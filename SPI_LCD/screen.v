==> flow/design.v <==
`default_nettype none
module screen
    #(
        parameter STARTUP_WAIT = 32'd2700000,  
        parameter RESET_WAIT =   32'd5400000  
    )
    (
        input t_clk,
        output reg spi_mclk = 0,
        output reg spi_mosi = 1,
        output reg spi_cs = 1,
        output reg spi_rs = 1,
        output reg spi_reset = 0, 
        input [255:0] buffer,
        input bufferDA,
        output reg bufferRtR = 0
    );
    localparam STATE_INIT_POWER = 0;
    localparam STATE_INIT_SEND_RESET = 1;
    localparam STATE_INIT_WAIT = 2;
    localparam STATE_LOAD_INIT_CMD = 3;
    localparam STATE_SEND = 4;
    localparam STATE_CHECK_FINISHED_INIT = 5;
    localparam STATE_LOAD_DATA = 6;
    localparam STATE_STOP = 7;
    reg [ 3:0] state = 0;  
    reg [31:0] counter = 0;  
    reg [15:0] pixelCounter = 0;  
    reg [ 5:0] pixelDataCounter = 32;  
    reg [ 7:0] dataToSend = 0;  
    reg [ 2:0] bitNumber = 0;  
    reg [ 4:0] commandIndex = 0;  
    localparam SETUP_INSTRUCTIONS = 17;
    wire [ 8:0] startupCommands[SETUP_INSTRUCTIONS-1:0];
    reg [255:0] pixels;
    assign startupCommands[ 0] = 9'h036;   
    assign startupCommands[ 1] = 9'h1A0;  
    assign startupCommands[ 2] = 9'h03A;   
    assign startupCommands[ 3] = 9'h105;  
    assign startupCommands[ 4] = 9'h021;  
    assign startupCommands[ 5] = 9'h029;   
    assign startupCommands[ 6] = 9'h02A;   
    assign startupCommands[ 7] = 9'h100;
    assign startupCommands[ 8] = 9'h128;
    assign startupCommands[ 9] = 9'h101;
    assign startupCommands[10] = 9'h117;
    assign startupCommands[11] = 9'h02B;   
    assign startupCommands[12] = 9'h100;
    assign startupCommands[13] = 9'h134;
    assign startupCommands[14] = 9'h100;
    assign startupCommands[15] = 9'h1BE;
    assign startupCommands[16] = 9'h02C;  
always @(posedge t_clk) begin
  case (state)
    STATE_INIT_POWER: begin
      counter <= counter + 1;
      if (counter < STARTUP_WAIT) begin
        spi_reset <= 0;
      end else if (counter < STARTUP_WAIT * 2)  begin
        spi_reset <= 1;
      end
      else begin
        state <= STATE_INIT_SEND_RESET;
        spi_rs <= 0;
        dataToSend <= 8'h11;
        bitNumber <= 7;
        counter <= 0;
      end
    end
    STATE_INIT_SEND_RESET: begin
      spi_cs <= 0;
      if (counter == 0) begin
        spi_mclk <= 0;
        spi_mosi <= dataToSend[bitNumber];
        counter <= 1;
      end
      else begin
        counter <= 0;
        spi_mclk <= 1;
        if (bitNumber == 0) begin
          state <= STATE_INIT_WAIT;
        end else
          bitNumber <= bitNumber - 1;
      end
    end
    STATE_INIT_WAIT: begin
      spi_cs <= 1;
      spi_mclk <= 0;
      if (counter == RESET_WAIT) 
          state <= STATE_LOAD_INIT_CMD;
      else 
          counter <= counter + 1;
    end
    STATE_LOAD_INIT_CMD: begin
      state <= STATE_SEND; 
      spi_rs <= startupCommands[commandIndex][8];
      dataToSend <= startupCommands[commandIndex][7:0];
      bitNumber <= 7;
      counter <= 0;
      spi_mclk <= 1;
      commandIndex <= commandIndex + 1;
    end
    STATE_SEND: begin
      spi_cs <= 0;
      if (counter == 0) begin
        counter <= 1;
        spi_mclk <= 0;
        spi_mosi <= dataToSend[bitNumber];
      end
      else begin
        counter <= 0;
        spi_mclk <= 1;
        if (bitNumber == 0)
          state <= STATE_CHECK_FINISHED_INIT;
        else
          bitNumber <= bitNumber - 1;
      end
    end
    STATE_CHECK_FINISHED_INIT: begin
      spi_cs <= 1;
      spi_mclk <= 0;
      if (commandIndex == SETUP_INSTRUCTIONS) begin
        state <= STATE_LOAD_DATA; 
      end else begin
        state <= STATE_LOAD_INIT_CMD;
      end
    end
    STATE_LOAD_DATA: begin
      spi_rs <= 1;
      spi_mclk <= 1;
      if (pixelDataCounter == 31) bufferRtR <= 1;  
      if (pixelDataCounter == 32) begin  
        if (bufferDA == 1) begin
          pixels <= buffer;
          bufferRtR <= 0;
          pixelDataCounter <= 0;
        end
      end else if (pixelCounter != 64800) begin  
        pixelCounter <= pixelCounter + 1;
        pixelDataCounter <= pixelDataCounter + 1;
        bitNumber <= 7;
        counter <= 0;
        state <= STATE_SEND;
        dataToSend <= buffer[(pixelDataCounter*8)+7 -:8];
      end 
    end
  endcase
end
endmodule
# Step by step through the tools: screen
# What the tools print for screen, step after step.
# Line numbers count from 1 in the design file above.
# Operators carry their Yosys type and port widths (W data, S select, Z words).
# The mark -- stands for no value.
# inputs
top	screen
clock	t_clk
library	sky130hd
lib_corner	tt_025C_1v80

# Elaborated design
# Yosys after proc, flatten, opt, wreduce and memory -nomap, before mapping. Memory bits, and registers merged into a memory's read port (data or address), are not among the register bits. Print and check cells are not counted.
# word_totals
in_bits	258
elab_cells	139
ff_bits	80
# classes
compare	2
eq_ne	41
reduce_and_logical	26
addsub	8
n_mux	46
shift	2
logic	1
# op_table
operator	n
$shiftx A256 B12 Y8	1
$pmux W32 S5	1
$mux W32	5
$pmux W9 S15	1
$eq A5 B4 Y1 const B	8
$mux W4	9
$add A32 B1 Y32 const B	1
$lt A32 B22 Y1 const B	1
$lt A32 B23 Y1 const B	1
$eq A32 B23 Y1 const B	1
$logic_not A32 Y1	1
$mux W8	4
$pmux W4 S7	1
$ne A2 B2 Y1 const B	13
$pmux W8 S3	1
$mux W3	7
$eq A5 B3 Y1 const B	4
$mux W6	3
$add A16 B1 Y16 const B	1
$ne A16 B16 Y1 const B	1
$sub A11 B4 Y12 const B	1
$eq A4 B3 Y1 const B	3
$pmux W3 S4	1
$add A10 B1 Y11 const B	1
$reduce_and A10 Y1	1
$eq A5 B2 Y1 const B	2
$eq A5 B5 Y1 const B	2
$add A9 B3 Y10 const B	1
# Other operator kinds: 30; their cells: 49.

# Logic depth
# Depth = most cells in a row (Yosys ltp): at word level without a register or memory, in the mapped netlist without a sequential cell, where the memories' decode and read muxes count.
# depth
word_depth	7
abc_area	0
ltp_mapped	13

# Netlist
# Yosys stat after the flow's synthesis: flattened, memories mapped to cells. It holds for the ABC_AREA given above (unset counts as 0); a run with the other value may have another netlist.
# Totals and module areas in this step are rounded.
# types
type	n	area_total_um2
sky130_fd_sc_hd__edfxtp_1	79	2.37E+03
sky130_fd_sc_hd__mux4_2	50	1126.08
sky130_fd_sc_hd__xor2_1	29	253.994
sky130_fd_sc_hd__nor2_1	67	251.491
sky130_fd_sc_hd__mux2i_1	22	220.211
sky130_fd_sc_hd__xnor2_1	24	210.202
sky130_fd_sc_hd__mux2_2	18	202.694
sky130_fd_sc_hd__ha_1	13	162.656
sky130_fd_sc_hd__nand3_1	32	160.154
sky130_fd_sc_hd__mux4_1	6	157.651
sky130_fd_sc_hd__nand2_1	42	157.651
sky130_fd_sc_hd__a21oi_1	24	120.115
sky130_fd_sc_hd__and3_1	16	100.096
sky130_fd_sc_hd__o21ai_0	19	95.091
sky130_fd_sc_hd__inv_1	20	75.072
sky130_fd_sc_hd__nand4_1	12	75.072
sky130_fd_sc_hd__a22oi_1	9	67.565
sky130_fd_sc_hd__clkbuf_1	18	67.565
# Other cell types: 35; their cells: 122.
# synth_totals
buf_cells	44
cell_count	622
sequential_area_mm2	0.002372
ff_cells	79
yosys_area_mm2	0.006733

# Path before layout
# Path of least setup slack by OpenSTA after synthesis, without wires, with an ideal clock, recovery checks aside; 20% of the period is set as input and as output delay. Where synthesis merged equal registers, the netlist keeps one of their names.
# synth_timing
path_type	reg2reg
from	reg pixelDataCounter[0]
to	reg counter[0]
setup_time_ps	432
stages	13
clock_period_ps	6110
t_required_ps	5678
t_first_pin_ps	0
slack_ps	1897
t_arrival_ps	3781
delay_ps	4213
n_path_buf	5
period_less_setup_slack_ps	4213
# "delay_ps" is the arrival time less input delay plus setup time.
# "stages": output pins that drive a net of the path, with the launching flip-flop's if there is one; two outputs of one cell count as two.
# "period_less_setup_slack_ps" is the clock period less the worst setup slack; recovery checks do not enter. This is arithmetic on one report: input and output delays are still those of the set period (20% each).
# Between the ends stands the longest chain of elaborated cells between them, by number of cells; it is not shown to be the way that was timed. Of several equally long chains one is given.
# A line is the first line of the expression or statement that the cell stems from. Yosys adds cells for indexed reads and writes and turns some case tables into memories.
# At most two assigning lines are given for a register; there are more.
# Only ways into the end's enable, where the timed path ends, are counted here.
# synth_between
path_cell_list	sky130_fd_sc_hd__edfxtp_1 > sky130_fd_sc_hd__buf_6 > sky130_fd_sc_hd__buf_6 > sky130_fd_sc_hd__buf_6 > sky130_fd_sc_hd__buf_6 > sky130_fd_sc_hd__buf_2 > sky130_fd_sc_hd__inv_1 > sky130_fd_sc_hd__ha_1 > sky130_fd_sc_hd__nor2b_1 > sky130_fd_sc_hd__and3_1 > sky130_fd_sc_hd__o21bai_1 > sky130_fd_sc_hd__a22o_1 > sky130_fd_sc_hd__a21oi_1
elab_chain_cells	3
cells_between	3
cone_classes	eq/ne (2); reduce/logical (1)
# synth_lines
element	line_no	rtl
start, declared	29	reg [ 5:0] pixelDataCounter = 32;
start, assigned	136	pixelDataCounter <= 0;
start, assigned	140	pixelDataCounter <= pixelDataCounter + 1;
$eq A6 B6 Y1	132	if (pixelDataCounter == 32) begin
$ne A2 B2 Y1	--
$reduce_and A4 Y1	--
end, assigned	56	counter <= counter + 1;
end, assigned	92	counter <= counter + 1;
end, declared	27	reg [31:0] counter = 0;

# Path in the finished layout
# Path of least setup slack in the final report of record 2 (OpenROAD, finished layout, wires in). Where an end is a register, its clock arrival counts in the times.
# The path's times are printed in steps of 10 ps; the period is the one set.
# layout_timing
path_type	reg2reg
from	reg pixelDataCounter[0]
to	reg dataToSend[0]
t_required_ps	7840
n_path_buf	5
slack_ps	3820
stages	14
setup_time_ps	360
t_first_pin_ps	330
t_arrival_ps	4020
clock_period_ps	7870
# Between the ends stands the longest chain of elaborated cells between them, by number of cells; it is not shown to be the way that was timed. Of several equally long chains one is given.
# At most two assigning lines are given for a register; there are more.
# Only ways into the end's enable, where the timed path ends, are counted here.
# layout_between
path_cell_list	sky130_fd_sc_hd__edfxtp_1 > sky130_fd_sc_hd__buf_6 > sky130_fd_sc_hd__buf_6 > sky130_fd_sc_hd__buf_6 > sky130_fd_sc_hd__buf_6 > sky130_fd_sc_hd__buf_2 > sky130_fd_sc_hd__inv_1 > sky130_fd_sc_hd__ha_1 > sky130_fd_sc_hd__nor2b_1 > sky130_fd_sc_hd__and3_1 > sky130_fd_sc_hd__o21bai_1 > sky130_fd_sc_hd__nor2_2 > sky130_fd_sc_hd__nor2_1 > sky130_fd_sc_hd__nor2_1
elab_chain_cells	3
cells_between	3
cone_classes	eq/ne (2); reduce/logical (1)
# layout_lines
element	line_no	rtl
start, declared	29	reg [ 5:0] pixelDataCounter = 32;
start, assigned	136	pixelDataCounter <= 0;
start, assigned	140	pixelDataCounter <= pixelDataCounter + 1;
$eq A6 B6 Y1	132	if (pixelDataCounter == 32) begin
$ne A2 B2 Y1	--
$reduce_and A5 Y1	--
end, assigned	97	dataToSend <= startupCommands[commandIndex][7:0];
end, assigned	144	dataToSend <= buffer[(pixelDataCounter*8)+7 -:8];
end, declared	30	reg [ 7:0] dataToSend = 0;

# Design screen on sky130hd. What follows are 2 stored runs of the flow, each under its own settings; their order means nothing. The constraints put input and output delay at 20% of the set period each and load the outputs with 0.01 pF.
# "achieved_period_ps" is the run's clock period less its worst setup slack. It is reckoned from that one timing run; input and output delays stay at 20% of the period that was set.
# "worstPathTime_ps": the worst setup path's part of the clock period (all of it between registers, 20% less for each end at a port) less its slack. A launch clock that arrives late makes it longer, a capture clock that arrives late makes it shorter.
# "power_uw": no workload was simulated; the value follows from the tool's default switching activity.
# "worstPathTime_ps" is known to 10 ps.
# Values from the reports are rounded here.
# Among the settings, n/a means not set for that run.
# Results: n/a = not shown.
name,record 1,record 2
period_ns,4.43,7.87
CORE_UTILIZATION,64,32
PLACE_DENSITY,0.67,n/a
CORE_ASPECT_RATIO,0.57,n/a
CORE_MARGIN,9,5
CELL_PAD_IN_SITES_DETAIL_PLACEMENT,2,n/a
TNS_END_PERCENT,75,n/a
GPL_TIMING_DRIVEN,0,0
CTS_CLUSTER_SIZE,15,n/a
CTS_CLUSTER_DIAMETER,181,n/a
CAP_MARGIN,5,20
SLEW_MARGIN,30,20
MAX_ROUTING_LAYER,met5,met4
SETUP_SLACK_MARGIN,n/a,0.01
PLACE_DENSITY_LB_ADDON,n/a,0.14
CELL_PAD_IN_SITES_GLOBAL_PLACEMENT,n/a,2
final_util_pct,n/a,48.2
design_die_area_mm2,n/a,0.02404
worstPathTime_ps,n/a,4050
critical_path_kind,n/a,reg2reg
total_negative_slack_ps,n/a,0
finalCellArea_mm2,n/a,0.01008
worst_hold_slack_ps,n/a,597
achieved_period_ps,n/a,4053
power_uw,n/a,1084
fin_ws_ps,n/a,3817
synth_area_mm2,n/a,0.006733
# Record 1: stopped before the end: placement reported GPL-0301
